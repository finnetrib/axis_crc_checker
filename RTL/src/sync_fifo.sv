==> flow/design.v <==
interface AXIS_Bus #(parameter DW=8) (input clk);
    logic [DW-1:0]  tdata;
    logic           tvalid;
    logic           tlast;
    logic           tready;
    modport slave (
        input   tdata,
        input   tvalid,
        input   tlast,
        output  tready
    );
    modport master (
        output  tdata,
        output  tvalid,
        output  tlast,
        input   tready
    );
endinterface
`default_nettype none
module sync_fifo #(
    parameter int FIFO_DEPTH            = 8,
    parameter int DATA_WIDTH            = 32
)(
    input  wire logic                   CLK_I,
    input  wire logic                   RST_I,
    input  wire logic                   WR_EN_I,
    input  wire logic [DATA_WIDTH-1:0]  WR_DATA_I,
    output var  logic                   FULL_O,
    input  wire logic                   RD_EN_I,
    output var  logic [DATA_WIDTH-1:0]  RD_DATA_O,
    output var  logic                   EMPTY_O
);
localparam int ADDR_WIDTH = $clog2(FIFO_DEPTH);
logic [ADDR_WIDTH:0]    wr_ptr;
logic [ADDR_WIDTH:0]    rd_ptr;
logic [DATA_WIDTH-1:0]  fifo_cell [FIFO_DEPTH-1:0];
always_comb begin : pc_full_o
    FULL_O = (  (wr_ptr[ADDR_WIDTH] != rd_ptr[ADDR_WIDTH]) &&
                (wr_ptr[ADDR_WIDTH - 1:0] == rd_ptr[ADDR_WIDTH - 1:0]) ) ? 1'b1 : 1'b0;
end : pc_full_o
always_comb begin : pc_empty_o
    EMPTY_O = (wr_ptr == rd_ptr) ? 1'b1 : 1'b0;
end : pc_empty_o
always_ff @(posedge CLK_I) begin : ps_wr_ptr
    if (RST_I) begin
        wr_ptr <= '0;
    end
    else begin
        if (FULL_O == 1'b0 && WR_EN_I == 1'b1) begin
            wr_ptr <= wr_ptr + 1'b1;
        end
    end
end : ps_wr_ptr
always_ff @(posedge CLK_I) begin : ps_rd_ptr
    if (RST_I) begin
        rd_ptr <= '0;
    end
    else begin
        if (EMPTY_O == 1'b0 && RD_EN_I == 1'b1) begin
            rd_ptr <= rd_ptr + 1'b1;
        end
    end
end : ps_rd_ptr
always_ff @(posedge CLK_I) begin : ps_fifo_cell
    if (FULL_O == 1'b0 && WR_EN_I == 1'b1) begin
        fifo_cell[wr_ptr[ADDR_WIDTH-1:0]] <= WR_DATA_I;
    end
end : ps_fifo_cell
always_comb begin : pc_rd_data_o
    RD_DATA_O = fifo_cell[rd_ptr[ADDR_WIDTH-1:0]];
end : pc_rd_data_o
endmodule
`resetall
From RTL to reports: sync_fifo
Tool output for the design above, in the order of the flow.
Line numbers count from 1 in the design file above.
Library cell names are shortened.
The mark - stands for no value.
- top module: sync_fifo
- clock input: CLK_I
- library: sky130hd
- timing corner: tt_025C_1v80

Word level
Source: Yosys, flattened and elaborated, memories not mapped. Widths are those after wreduce. Print and check cells do not count. Equal cells are merged and count once.
Yosys's memory passes give these memory sizes; they may raise the number of words (mostly to a power of two), join words into wider ones and drop unused or constant bits.
- input port bits at 36
- noted memories: 1
- noted word width x clocked read ports: 32
- register bits at 8
- noted elaborated cells: 20
- output and inout port bits at 34
- bits in writable memories: 256
- eq/ne operators at 3
- reductions and logical operators: 3
- noted bitwise operators: 2
- $add $sub $neg: 2
- muxes and demuxes at 7
- memories (memory ; words ; width ; rd ports ; write ports ; line ; RTL):
    fifo_cell ; 8 ; 32 ; 1 ; 1 ; 36 ; logic [DATA_WIDTH-1:0]  fifo_cell [FIFO_DEPTH-1:0];
- operators with widths (operator ; number):
    two-way mux 32 bit ; 1
    two-way mux 3 bit ; 3
    adder 4 x 1 -> 4 bit (second input constant) ; 2
    equality test 4 bit ; 1
    logical AND 1 bit ; 3
    equality test 3 bit ; 1
    two-way mux 1 bit ; 3
    NOT 1 bit ; 2
    != test 1 bit ; 1

Longest topological paths
Depth = most cells in a row (Yosys ltp): at word level without a register or memory, in the mapped netlist without a sequential cell, where the memories' decode and read muxes count.
- depth after elaboration at 6
- ABC_AREA: 0
- gate-level depth with buffers: 4
- gate-level depth less buffers: 4

After synthesis
The flow's flattened synthesis, as Yosys stat reports it; memories are mapped. The netlist is that of the ABC_AREA named above (0 if unset); the other value can give another one.
- noted mapped area: 10351.2 um2
- buffers: 25
- area of sequential cells at 7907.6 um2
- noted flip-flop cells: 267
- noted standard cells after synthesis: 455
- cell types (cell type ; number ; area in all (um2)):
    edfxtp_1 ; 256 ; 7.69E+03
    mux4_2 ; 64 ; 1.44E+03
    mux2_2 ; 37 ; 416.65
    dfxtp_1 ; 11 ; 220.211
    buf_4 ; 7 ; 52.55
    mux2i_1 ; 4 ; 40.038
    nor2b_1 ; 6 ; 37.536
    xnor2_1 ; 4 ; 35.034
    xor2_1 ; 4 ; 35.034
    a41oi_1 ; 3 ; 26.275
    buf_1 ; 7 ; 26.275
    ha_1 ; 2 ; 25.024
    nand2b_1 ; 4 ; 25.024
    mux2_1 ; 2 ; 22.522
    nor2_1 ; 6 ; 22.522
    nor3b_1 ; 3 ; 22.522
    buf_2 ; 4 ; 20.019
    nor3_1 ; 4 ; 20.019
Not listed: further types 18, cells in them 27.

Worst setup path after synthesis
Source: OpenSTA report_checks on the synthesized netlist (no wires, ideal clock, input and output delay 20% of the period each), path of least setup slack; recovery checks are left aside. Register names are those of the netlist, which keeps one name where synthesis merged equal registers.
- kind: input to register
- start: input WR_EN_I
- end: memory fifo_cell[3][0]
- path buffers: 0
- time at the first pin: 962 ps
- setup time: 513 ps
- noted delay of the path: 3951 ps
- noted input delay: 962 ps
- noted stages on the path: 2
- data arrival time: 4400 ps
- setup slack: -103 ps
- data required time at 4297 ps
- noted clock period: 4810 ps
- noted period reached after synthesis: 4913 ps
"delay of the path" = arrival - input delay + setup time.
"stages on the path" counts driving pins, that of a launching flip-flop among them; a cell with two outputs on the path counts twice.
"period reached after synthesis" = period - worst setup slack (recovery checks aside). The figure is calculated, with input and output delays left at 20% of the set period.
The rows between start and end are the longest chain of elaborated cells between them; the timing report does not say that the signal goes this way. Where chains are equally long, one stands for them.
Each line given opens the expression or statement behind the cell; cells for indexed reads and writes are added by Yosys, which also makes memories of some case tables.
The path ends at the enable pin of a flip-flop; only ways to that pin are counted.
- cells stage by stage: nand2_1 -> nor4b_1
- cells in the longest elaborated chain at 2
- elaborated cells on any way between the ends: 3
- those cells by class: mux: 2; reduce/logical: 1
- RTL lines, path after synthesis (element ; line ; RTL):
    start, declared ; 26 ; input  wire logic                   WR_EN_I,
    logical AND 1 bit ; 65 ; if (FULL_O == 1'b0 && WR_EN_I == 1'b1) begin
    two-way mux 3 bit ; 65 ;
    end, declared ; 36 ; logic [DATA_WIDTH-1:0]  fifo_cell [FIFO_DEPTH-1:0];

Path in the finished layout
Path of least setup slack in the final report of run A (OpenROAD, finished layout, wires in). Where an end is a register, its clock arrival counts in the times.
The path's times are printed in steps of 10 ps; the period is the one set.
- kind: register to output
- start: register (name not given)
- end: output RD_DATA_O[15]
- time at the first pin: 520 ps
- data arrival time: 3120 ps
- data required time at 7050 ps
- noted clock period: 8810 ps
- external output delay at 1760 ps
- setup slack: 3930 ps
- path buffers: 3
- noted stages on the path: 6
- cells stage by stage: dfxtp_4 -> buf_4 -> buf_16 -> mux4_2 -> mux2_2 -> clkdlybuf4s50_1
- RTL lines, path post-layout (element ; line ; RTL):
    end, declared ; 30 ; output var  logic [DATA_WIDTH-1:0]  RD_DATA_O,
No chain of elaborated cells between the ends is given.

Appendix: measured runs

Measured data: module sync_fifo, platform sky130hd, 2 stored runs of the flow under differing settings, order arbitrary. Input and output delays are each 20% of the period that was set; the output load is 0.01 pF.
By "reached clock period" is meant the clock period of the run minus its worst setup slack. This is arithmetic on one report: input and output delays are still those of the set period (20% each).
"time on the worst setup path": the worst setup path's part of the clock period (all of it between registers, 20% less for each end at a port) less its slack. A launch clock that arrives late makes it longer, a capture clock that arrives late makes it shorter.
By "total design power" is meant OpenSTA's value without simulated activity: inputs other than the clock are taken to toggle once in ten clock periods, and the tool carries that through the logic.
"time on the worst setup path" is given in steps of 10 ps.

Run A

==> flow/run.sh <==
#!/bin/bash
# the make line also repeats the synthesis and layout settings of config.mk as NAME=value (left out here)
make -C /OpenROAD-flow-scripts/flow DESIGN_CONFIG=/design/flow/config.mk WORK_HOME=/design/flow/orfs CLKGATE_MAP_FILE= finish
==> flow/config.mk <==
export PLATFORM = sky130hd
export DESIGN_NAME = sync_fifo
export DESIGN_NICKNAME = sync_fifo
export VERILOG_FILES = /design/flow/design.v
export SDC_FILE = /design/flow/constraint.sdc
export NUM_CORES = 4
export LEC_CHECK = 0
export CAP_MARGIN = 20
export CELL_PAD_IN_SITES_GLOBAL_PLACEMENT = 0
export CORE_MARGIN = 2
export CORE_UTILIZATION = 66
export GPL_ROUTABILITY_DRIVEN = 1
export GPL_TIMING_DRIVEN = 1
export SETUP_SLACK_MARGIN = -0.54
export SLEW_MARGIN = 0
export TNS_END_PERCENT = 60
==> flow/constraint.sdc <==
create_clock -name core_clock -period 8.81 [get_ports {CLK_I}]
set_input_delay 1.7620 -clock core_clock [delete_from_list [all_inputs] [get_ports {CLK_I}]]
set_output_delay 1.7620 -clock core_clock [all_outputs]
set_load 0.01 [all_outputs]

Measured in run A:
- worst setup slack after layout: 3931 ps
- noted the die outline area: 16701.7 um2
- time on the worst setup path at 3120 ps
- worst path kind: register to output
- noted the worst hold slack after layout: 596 ps
- std-cell area (final layout) at 12139.1 um2
- noted the total design power: 0.002844 W
- noted the reached clock period: 4879 ps
- setup total negative slack at 0 ps
- utilization of the finished layout at 0.796
- noted the chip area in the Yosys report: 10351.2 um2

Run B

==> flow/run.sh <==
#!/bin/bash
# the make line also repeats the synthesis and layout settings of config.mk as NAME=value (left out here)
make -C /OpenROAD-flow-scripts/flow DESIGN_CONFIG=/design/flow/config.mk WORK_HOME=/design/flow/orfs CLKGATE_MAP_FILE= finish
==> flow/config.mk <==
export PLATFORM = sky130hd
export DESIGN_NAME = sync_fifo
export DESIGN_NICKNAME = sync_fifo
export VERILOG_FILES = /design/flow/design.v
export SDC_FILE = /design/flow/constraint.sdc
export NUM_CORES = 4
export LEC_CHECK = 0
export CAP_MARGIN = 10
export CORE_MARGIN = 2
export CORE_UTILIZATION = 17
export CTS_CLUSTER_DIAMETER = 342
export MAX_ROUTING_LAYER = met5
export MIN_ROUTING_LAYER = met1
export PLACE_DENSITY_LB_ADDON = 0.16
export SLEW_MARGIN = 40
==> flow/constraint.sdc <==
create_clock -name core_clock -period 6.4 [get_ports {CLK_I}]
set_input_delay 1.2800 -clock core_clock [delete_from_list [all_inputs] [get_ports {CLK_I}]]
set_output_delay 1.2800 -clock core_clock [all_outputs]
set_load 0.01 [all_outputs]

Measured in run B:
- worst setup slack after layout: 1947 ps
- noted the die outline area: 62878.1 um2
- time on the worst setup path at 3170 ps
- worst path kind: register to output
- noted the worst hold slack after layout: 598 ps
- std-cell area (final layout) at 13232.7 um2
- noted the total design power: 0.00439 W
- noted the reached clock period: 4453 ps
- setup total negative slack at 0 ps
- utilization of the finished layout at 0.22
- noted the chip area in the Yosys report: 10351.2 um2
